==> flow/design.v <==
module clkdiv (
    input logic CLK,
    input logic nRST,
    input logic [15:0] div,
    output logic divCLK
);
logic [19:0] count;
logic [19:0] next_count;
logic nextDivCLK;
always_comb begin
    next_count = count;
    nextDivCLK = divCLK;
    if (next_count + 1 == (div << 8)) begin
        next_count = 0;
        nextDivCLK = 1'b1;
    end
    else begin
        next_count = count + 1;
        nextDivCLK = 1'b0;
    end
end
always_ff @(posedge CLK, negedge nRST) begin
    if (~nRST) begin
        count <= '0;
        divCLK <= '0;
    end
    else begin
        count <= next_count;
        divCLK <= nextDivCLK;
    end
end
endmodule
From RTL to reports: clkdiv
What the tools print for clkdiv, step after step.
Line numbers count from 1 in the design file above.
Operators: Yosys type, input widths -> output width; for muxes data width and select width s.
{"block": "design", "design": "clkdiv", "clock": "CLK", "cell_library": "sky130hd", "corner": "tt_025C_1v80"}

Word-level counts
Counts by Yosys on the flattened word-level netlist (proc, flatten, opt, wreduce; memories kept). Register bits leave out memories and registers merged into their read ports (data or address); mux counts leave out enables and synchronous resets folded into registers. Print and check cells are left out. Cells with the same type and inputs are merged into one.
{"block": "op_classes", "add_sub_neg": 1, "eq_ne": 1, "mux": 2}
{"block": "ops", "op": "$eq 32x24->1", "count": 1}
{"block": "ops", "op": "$add 20x1->21 const B", "count": 1}
{"block": "ops", "op": "$mux 20", "count": 1}
{"block": "ops", "op": "$mux 1", "count": 1}
{"block": "word_totals", "register_bits": 21, "in_bits": 18, "output_inout_bits": 1, "word_cells": 6}

Logic depth
Longest topological path by Yosys (ltp), each cell counted once; first at word level (registers and memories cut), then after technology mapping (sequential cells cut; the memories' decode and read muxes count).
{"block": "logic_depth", "depth_word": 3, "ABC_AREA": 1, "ltp_mapped": 15, "ltp_nobuf": 14}

Netlist
Yosys stat after the flow's synthesis: flattened, memories mapped to cells. It holds for the ABC_AREA given above (unset counts as 0); a run with the other value may have another netlist.
{"block": "by_type", "cell": "sky130_fd_sc_hd__dfrtp_1", "count": 21}
{"block": "by_type", "cell": "sky130_fd_sc_hd__nand2_1", "count": 87}
{"block": "by_type", "cell": "sky130_fd_sc_hd__inv_1", "count": 45}
{"block": "by_type", "cell": "sky130_fd_sc_hd__nand3_1", "count": 31}
{"block": "by_type", "cell": "sky130_fd_sc_hd__nor2_1", "count": 37}
{"block": "by_type", "cell": "sky130_fd_sc_hd__nor2_2", "count": 16}
{"block": "by_type", "cell": "sky130_fd_sc_hd__nand4_1", "count": 9}
{"block": "by_type", "cell": "sky130_fd_sc_hd__nor2_4", "count": 3}
{"block": "by_type", "cell": "sky130_fd_sc_hd__xor2_1", "count": 3}
{"block": "by_type", "cell": "sky130_fd_sc_hd__ha_1", "count": 2}
{"block": "by_type", "cell": "sky130_fd_sc_hd__nand2_4", "count": 2}
{"block": "by_type", "cell": "sky130_fd_sc_hd__nand3b_1", "count": 3}
{"block": "by_type", "cell": "sky130_fd_sc_hd__nand3_2", "count": 2}
{"block": "by_type", "cell": "sky130_fd_sc_hd__nor2_8", "count": 1}
{"block": "by_type", "cell": "sky130_fd_sc_hd__o21ai_2", "count": 2}
{"block": "by_type", "cell": "sky130_fd_sc_hd__o21ai_0", "count": 3}
{"block": "by_type", "cell": "sky130_fd_sc_hd__nand2_2", "count": 2}
{"block": "by_type", "cell": "sky130_fd_sc_hd__buf_6", "count": 1}
Other cell types: 7; their cells: 8.
{"block": "mapped", "mapped_cells": 278, "synth_area_um2": 1747.9, "sequential_area_um2": 525.5, "flip_flops": 21}

Path before layout
Source: OpenSTA report_checks on the synthesized netlist (no wires, ideal clock, input and output delay 20% of the period each), path of least setup slack; recovery checks are left aside. Register names are those of the netlist, which keeps one name where synthesis merged equal registers.
{"block": "synth_timing", "kind": "register to register", "from": "register count[0]", "to": "register count[16]", "clock_period_ns": 3.25, "setup_time_ns": 0.118, "t_first_pin_ns": 0.000, "t_arrival_ns": 1.814, "required_time_ns": 3.132, "path_slack_ns": 1.319, "path_delay_ns": 1.932, "driving_pins": 14, "n_path_buf": 1, "period_less_setup_slack_ns": 1.931}
"path_delay_ns" = arrival - input delay + setup time.
"driving_pins": output pins that drive a net of the path, with the launching flip-flop's if there is one; two outputs of one cell count as two.
"period_less_setup_slack_ns" = period - worst setup slack (recovery checks aside). The figure is calculated, with input and output delays left at 20% of the set period.
The rows between start and end are the longest chain of elaborated cells between them; the timing report does not say that the signal goes this way. Where chains are equally long, one stands for them.
Each line given opens the expression or statement behind the cell; cells for indexed reads and writes are added by Yosys, which also makes memories of some case tables.
{"block": "synth_between", "cell_sequence": "sky130_fd_sc_hd__dfrtp_1 -> sky130_fd_sc_hd__ha_1 -> sky130_fd_sc_hd__nand2_2 -> sky130_fd_sc_hd__nor2_4 -> sky130_fd_sc_hd__nand2_4 -> sky130_fd_sc_hd__o21ai_2 -> sky130_fd_sc_hd__nand2_1 -> sky130_fd_sc_hd__nand2_1 -> sky130_fd_sc_hd__nand2_1 -> sky130_fd_sc_hd__nor2_1 -> sky130_fd_sc_hd__nand3_1 -> sky130_fd_sc_hd__nor2_2 -> sky130_fd_sc_hd__buf_6 -> sky130_fd_sc_hd__nor2_1", "elab_chain_len": 3}
{"block": "synth_lines", "item": "from (decl)", "line_no": 7, "rtl": "logic [19:0] count;"}
{"block": "synth_lines", "item": "from (assign)", "line_no": 24, "rtl": "count <= '0;"}
{"block": "synth_lines", "item": "from (assign)", "line_no": 28, "rtl": "count <= next_count;"}
{"block": "synth_lines", "item": "$add 20x1->21", "line_no": 13, "rtl": "if (next_count + 1 == (div << 8)) begin"}
{"block": "synth_lines", "item": "$eq 32x24->1", "line_no": 13}
{"block": "synth_lines", "item": "$mux 20", "line_no": 13}
{"block": "synth_lines", "item": "to (assign)", "line_no": 24}
{"block": "synth_lines", "item": "to (assign)", "line_no": 28}
{"block": "synth_lines", "item": "to (decl)", "line_no": 7}

Timing after layout
Path of least setup slack in the final report of record 1 (OpenROAD, finished layout, wires in). Where an end is a register, its clock arrival counts in the times.
{"block": "layout_timing", "kind": "register to register", "from": "register count[1]", "to": "register count[8]", "clock_period_ns": 2.61, "setup_time_ns": 0.10, "t_first_pin_ns": 0.27, "t_arrival_ns": 2.26, "required_time_ns": 2.78, "path_slack_ns": 0.52, "driving_pins": 14, "n_path_buf": 2}
The rows between start and end are the longest chain of elaborated cells between them; the timing report does not say that the signal goes this way. Where chains are equally long, one stands for them.
{"block": "layout_between", "cell_sequence": "sky130_fd_sc_hd__dfrtp_1 -> sky130_fd_sc_hd__buf_6 -> sky130_fd_sc_hd__nand2_4 -> sky130_fd_sc_hd__nor2_8 -> sky130_fd_sc_hd__nand2_4 -> sky130_fd_sc_hd__o21ai_2 -> sky130_fd_sc_hd__nand3_1 -> sky130_fd_sc_hd__nand2_1 -> sky130_fd_sc_hd__nand2_1 -> sky130_fd_sc_hd__nor2_2 -> sky130_fd_sc_hd__nand3_2 -> sky130_fd_sc_hd__nor2_4 -> sky130_fd_sc_hd__buf_4 -> sky130_fd_sc_hd__nor2_1", "elab_chain_len": 3}
{"block": "layout_lines", "item": "from (decl)", "line_no": 7, "rtl": "logic [19:0] count;"}
{"block": "layout_lines", "item": "from (assign)", "line_no": 24, "rtl": "count <= '0;"}
{"block": "layout_lines", "item": "from (assign)", "line_no": 28, "rtl": "count <= next_count;"}
{"block": "layout_lines", "item": "$add 20x1->21", "line_no": 13, "rtl": "if (next_count + 1 == (div << 8)) begin"}
{"block": "layout_lines", "item": "$eq 32x24->1", "line_no": 13}
{"block": "layout_lines", "item": "$mux 20", "line_no": 13}
{"block": "layout_lines", "item": "to (assign)", "line_no": 24}
{"block": "layout_lines", "item": "to (assign)", "line_no": 28}
{"block": "layout_lines", "item": "to (decl)", "line_no": 7}

Stored flow runs of clkdiv (2 of them; Yosys, OpenROAD, sky130hd). They differ in their settings and are not a sequence. Constraints: input delay and output delay 20% of the set period each, output load 0.01 pF.
"timing.achieved_period_ns": clock period set for the run, less the worst setup slack. It is reckoned from that one timing run; input and output delays stay at 20% of the period that was set.
"worstPathTime_ns" means the part of the period allowed to the worst setup path (the constraints hold back 20% at inputs and 20% at outputs) less its slack; where the path has registers, the arrival times of their clocks count too.
"total_power_w" is the tool's figure for a default switching activity; nothing was simulated.

{"run": "record 1", "settings": { "period_ns": 2.61, "CORE_UTILIZATION": 30, "SETUP_SLACK_MARGIN": 0.53, "PLACE_DENSITY_LB_ADDON": 0.27, "CELL_PAD_IN_SITES_GLOBAL_PLACEMENT": 1, "TNS_END_PERCENT": 15, "ABC_AREA": 1, "GPL_TIMING_DRIVEN": 0, "SLEW_MARGIN": 10, "MIN_ROUTING_LAYER": "met1", "MAX_ROUTING_LAYER": "met4", "CAP_MARGIN": 20, "CORE_MARGIN": 2 }, "results": { "synth_chip_area_um2": 1747.9, "total_power_w": 0.0006277, "worst_setup_slack_ns": 0.523, "dieArea_um2": 6452.9, "worstPathTime_ns": 2.09, "worstPathKind": "register to register", "timing.setup.tns_ns": 0.000, "timing.achieved_period_ns": 2.087, "utilization_frac": 0.438, "finalCellArea_um2": 2443.6 }}
{"run": "record 2", "settings": { "period_ns": 1.74, "CORE_UTILIZATION": 37, "PLACE_DENSITY_LB_ADDON": 0.24, "CORE_MARGIN": 3, "CELL_PAD_IN_SITES_GLOBAL_PLACEMENT": 3, "GPL_TIMING_DRIVEN": 0, "CTS_CLUSTER_DIAMETER": 218, "CAP_MARGIN": 25, "SLEW_MARGIN": 40, "MIN_ROUTING_LAYER": "met1" }, "results": { "total_power_w": 0.0009529, "timing.setup.tns_ns": -13.468, "worstPathTime_ns": 2.70, "worstPathKind": "register to register", "dieArea_um2": 5896.7, "timing.achieved_period_ns": 2.703, "utilization_frac": 0.551, "worst_setup_slack_ns": -0.963, "synth_chip_area_um2": 1854.3, "finalCellArea_um2": 2638.8 }}
