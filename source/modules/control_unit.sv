==> flow/design.v <==
module control_unit 
(
    input logic CLK,
    input logic nRST,
    input logic ctrl_en,
    input logic [3:0] opcode,
    input logic zero,
    input logic carry,
    output logic halt,
    output logic addressWEN,
    output logic ramWEN,
    output logic ramREN,
    output logic iWEN,
    output logic iREN,
    output logic aWEN,
    output logic aREN,
    output logic aluREN,
    output logic sub,
    output logic bWEN,
    output logic outputWEN,
    output logic pcEN,
    output logic pcREN,
    output logic jump,
    output logic flagWEN
);
logic [2:0] count, next_count;
always_comb begin
    next_count = count; 
    halt = '0;
    addressWEN = '0; 
    ramWEN = '0;
    ramREN = '0;
    iWEN = '0;
    iREN = '0;
    aWEN = '0;
    aREN = '0;
    aluREN = '0;
    sub = '0;
    bWEN = '0;
    outputWEN= 1'b0;
    pcEN = '0;
    pcREN = '0;
    jump = '0;
    flagWEN = '0;
    if (ctrl_en) begin
        next_count = count + 1;
    end
    case (count) 
        3'b000: begin
            addressWEN = 1'b1;
            pcREN = 1'b1;
        end
        3'b001: begin
            ramREN = 1'b1;
            iWEN = 1'b1;
            pcEN = 1'b1;
        end
        3'b010: begin
            case (opcode) 
                4'b0001: begin  
                    addressWEN = 1'b1;
                    iREN = 1'b1;
                end
                4'b0010: begin  
                    addressWEN = 1'b1;
                    iREN = 1'b1;
                end
                4'b0011: begin  
                    addressWEN = 1'b1;
                    iREN = 1'b1;
                end
                4'b0100: begin  
                    addressWEN = 1'b1;
                    iREN = 1'b1;
                end
                4'b0101: begin  
                    iREN = 1'b1;
                    aWEN = 1'b1;
                end
                4'b0110: begin  
                    iREN = 1'b1;
                    jump = 1'b1;
                end
                4'b1110: begin  
                    aREN = 1'b1;
                    outputWEN = 1'b1;
                end
                4'b1111: begin  
                    halt = 1'b1;
                end
                4'b0111: begin  
                    if (carry) begin
                        iREN = 1'b1;
                        jump = 1'b1;
                    end
                end
                4'b1000: begin  
                    if (zero) begin
                        iREN = 1'b1;
                        jump = 1'b1;
                    end
                end
            endcase
        end
        3'b011: begin
            case (opcode)
                4'b0001: begin  
                    ramREN = 1'b1;
                    aWEN = 1'b1;
                end
                4'b0010: begin  
                    ramREN = 1'b1;
                    bWEN = 1'b1;
                end
                4'b0011: begin  
                    ramREN = 1'b1;
                    bWEN = 1'b1;
                end
                4'b0100: begin  
                    ramWEN = 1'b1;
                    aREN = 1'b1;
                end
            endcase
        end
        3'b100: begin
            next_count = '0;
            case (opcode) 
                4'b0010: begin  
                    aWEN = 1'b1;
                    aluREN = 1'b1;
                    flagWEN = 1'b1;
                end
                4'b0011: begin  
                    aWEN = 1'b1;
                    aluREN = 1'b1;
                    flagWEN = 1'b1;
                end
            endcase
        end
    endcase
end
always_ff @(posedge CLK, negedge nRST) begin
    if (~nRST) begin
        count <= '0;
    end
    else begin
        count <= next_count;
    end
end
endmodule
## Step by step through the tools: control_unit

What the tools print for control_unit, step after step.
Line numbers count from 1 in the design file above.
Operators: Yosys type, input widths -> output width; for muxes data width and select width s.
Cell names lack the library's common part.
Not given: -

| set-up | value |
|---|---|
| design top | control_unit |
| clock | CLK |
| library | sky130hd |
| corner | tt_025C_1v80 |

## After elaboration

Yosys after proc, flatten, opt, wreduce and memory -nomap, before mapping. Memory bits, and registers merged into a memory's read port (data or address), are not among the register bits. Print and check cells are not counted. Equal cells are merged and count once.

| operators by class | value |
|---|---|
| add/subtract/negate cells | 1 |
| multipliers | 0 |
| div/mod/pow operators | 0 |
| magnitude comparators | 0 |
| equal/unequal tests | 14 |
| shift operators | 0 |
| multiplexer cells | 27 |
| bitwise logic cells | 0 |
| reductions and logical operators | 6 |

Operators by type and width:

| operator | number |
|---|---|
| $mux 1 | 19 |
| $eq 4x3->1 const B | 4 |
| $eq 4x4->1 const B | 3 |
| $pmux 1 s3 | 3 |
| $eq 4x2->1 const B | 2 |
| $eq 3x2->1 const B | 2 |
| $reduce_or 6->1 | 1 |
| $mux 3 | 2 |
| $pmux 1 s2 | 3 |
| $eq 4x1->1 const B | 1 |
| $reduce_or 4->1 | 1 |
| $add 3x1->3 const B | 1 |
| $eq 3x1->1 const B | 1 |
| $eq 3x3->1 const B | 1 |
| $logic_not 3->1 | 1 |
| $reduce_or 3->1 | 1 |
| $reduce_bool 2->1 | 1 |
| $reduce_or 2->1 | 1 |

| bit counts | value |
|---|---|
| flip-flop bits (word level) | 3 |
| latch bits | 0 |
| memory bits (writable) | 0 |
| ROM bits | 0 |
| word width x clocked read ports | 0 |
| memories | 0 |
| input bits | 9 |
| output and inout port bits | 16 |
| cells after elaboration | 49 |

## Longest topological paths

Depth = most cells in a row (Yosys ltp): at word level without a register or memory, in the mapped netlist without a sequential cell, where the memories' decode and read muxes count.

| depth | value |
|---|---|
| word-level depth | 4 |
| ABC_AREA | 0 |
| depth in mapped cells | 6 |
| mapped depth without buffers | 5 |

## Mapped cells and area

Source: synth_stat.txt of the flow (Yosys; design flattened, memories mapped). It holds for the ABC_AREA given above (unset counts as 0); a run with the other value may have another netlist.
Totals and module areas in this step are rounded.

Cell types:

| cell | number |
|---|---|
| dfrtp_1 | 3 |
| ha_1 | 5 |
| buf_4 | 3 |
| buf_6 | 2 |
| nor3b_1 | 3 |
| nand3b_4 | 1 |
| o211a_1 | 2 |
| inv_1 | 5 |
| nor2b_1 | 3 |
| a41oi_2 | 1 |
| a2111oi_2 | 1 |
| buf_2 | 3 |
| nand2_1 | 4 |
| nor2_1 | 4 |
| nor3_1 | 3 |
| nand2b_1 | 2 |
| a21oi_1 | 2 |
| and4b_1 | 1 |

Not listed: further types 15, cells in them 16.

| mapped netlist | value |
|---|---|
| mapped cells | 64 |
| mapped area | 520 um2 |
| area of sequential cells | 75 um2 |
| flip-flop cells | 3 |

## Worst setup path after synthesis

Source: OpenSTA report_checks on the synthesized netlist (no wires, ideal clock, input and output delay 20% of the period each), path of least setup slack; recovery checks are left aside. Register names are those of the netlist, which keeps one name where synthesis merged equal registers.

| path after synthesis | value |
|---|---|
| kind | register -> output |
| start point | register count[0] |
| end point | output aWEN |
| clock period | 2300 ps |
| output delay | 460 ps |
| arrival time | 1547 ps |
| data required time | 1840 ps |
| setup slack | 293 ps |
| delay of the path | 1547 ps |
| stages on the path | 6 |
| buffers on the path | 0 |
| synthesis period reached | 2007 ps |

"delay of the path" = arrival - input delay + setup time.
A path that ends at an output port has no setup time.
"stages on the path": output pins that drive a net of the path, with the launching flip-flop's if there is one; two outputs of one cell count as two.
"synthesis period reached" is the clock period less the worst setup slack; recovery checks do not enter. This is arithmetic on one report: input and output delays are still those of the set period (20% each).
Between the ends stands the longest chain of elaborated cells between them, by number of cells; it is not shown to be the way that was timed. Of several equally long chains one is given.
A line is the first line of the expression or statement that the cell stems from. Yosys adds cells for indexed reads and writes and turns some case tables into memories.

| between the ends, after synthesis | value |
|---|---|
| cells stage by stage | dfrtp_1 > inv_1 > ha_1 > nand2_1 > nor3_1 > a2bb2oi_1 |
| cells in the longest elaborated chain | 2 |
| elaborated cells between the ends (all ways) | 4 |
| source lines of those cells | 1 |

Ends and longest elaborated chain, after synthesis:

| element | RTL line | source |
|---|---|---|
| start: declaration | 26 | `logic [2:0] count, next_count;` |
| start: assignment | 144 | `count <= '0;` |
| start: assignment | 147 | `count <= next_count;` |
| $eq 3x3->1 | 48 | `case (count)` |
| $pmux 1 s3 | 48 |  |
| end: declaration | 15 | `output logic aWEN,` |

Some nets on the timed path still bear RTL names; the line given drives or declares the net.

Nets with RTL names, path after synthesis:

| signal | RTL line |
|---|---|
| aluREN | 48 |

## Worst path after layout

From the final timing report of run B: the path of least setup slack in the routed layout; clock arrival at registers is part of the times.
The path's times are printed in steps of 10 ps; the period is the one set.

| path after layout | value |
|---|---|
| kind | input -> output |
| start point | input opcode[1] |
| end point | output aWEN |
| clock period | 3400 ps |
| input delay | 680 ps |
| output delay | 680 ps |
| arrival time | 2460 ps |
| data required time | 2720 ps |
| setup slack | 260 ps |
| stages on the path | 5 |
| buffers on the path | 2 |

Between the ends stands the longest chain of elaborated cells between them, by number of cells; it is not shown to be the way that was timed. Of several equally long chains one is given.

| between the ends, after layout | value |
|---|---|
| cells stage by stage | clkdlybuf4s50_1 > nand2b_1 > nor3_1 > a2bb2oi_1 > clkdlybuf4s50_1 |
| cells in the longest elaborated chain | 4 |
| elaborated cells between the ends (all ways) | 9 |

Ends and longest elaborated chain, after layout:

| element | RTL line | source |
|---|---|---|
| start: declaration | 6 | `input logic [3:0] opcode,` |
| $eq 4x2->1 | 127 | `case (opcode)` |
| $reduce_or 2->1 | - |  |
| $mux 1 | 127 |  |
| $pmux 1 s3 | 48 | `case (count)` |
| end: declaration | 15 | `output logic aWEN,` |

## Implementation results

Module control_unit, platform sky130hd: 2 stored runs of the flow (Yosys, OpenROAD) with differing settings, in no particular order. Input and output delays are each 20% of the period that was set; the output load is 0.01 pF.
"clock period achieved" = clock period - worst setup slack. The figure is calculated, with input and output delays left at 20% of the set period.
"total power of the final layout" rests on the timing tool's default activity at the inputs, not on a simulated workload.
The results are shown rounded.
Settings: - = not set for that run.
Among the results, - means that no value is shown for the run.

| stored run | period_ns | CORE_UTILIZATION | PLACE_DENSITY | CELL_PAD_IN_SITES_GLOBAL_PLACEMENT | GPL_TIMING_DRIVEN | CTS_CLUSTER_SIZE | CAP_MARGIN | CORE_MARGIN | SLEW_MARGIN | MAX_ROUTING_LAYER | cell area after synthesis (um2) | full die area (um2) | utilization after layout (%) | worst slack on setup checks (ps) | summed negative setup slack (ps) | total power of the final layout (µW) | clock period achieved (ps) |
|---|---|---|---|---|---|---|---|---|---|---|---|---|---|---|---|---|---|
| run A | 3.15 | 53 | 0.43 | 1 | 0 | 33 | 30 | 2 | 20 | - | - | - | - | - | - | - | - |
| run B | 3.4 | 27 | 0.57 | - | - | 20 | 40 | 2 | 20 | met4 | 520 | 2300 | 44 | 260 | 0 | 420 | 3137 |

Run A: did not finish, placement stopped with GPL-0301
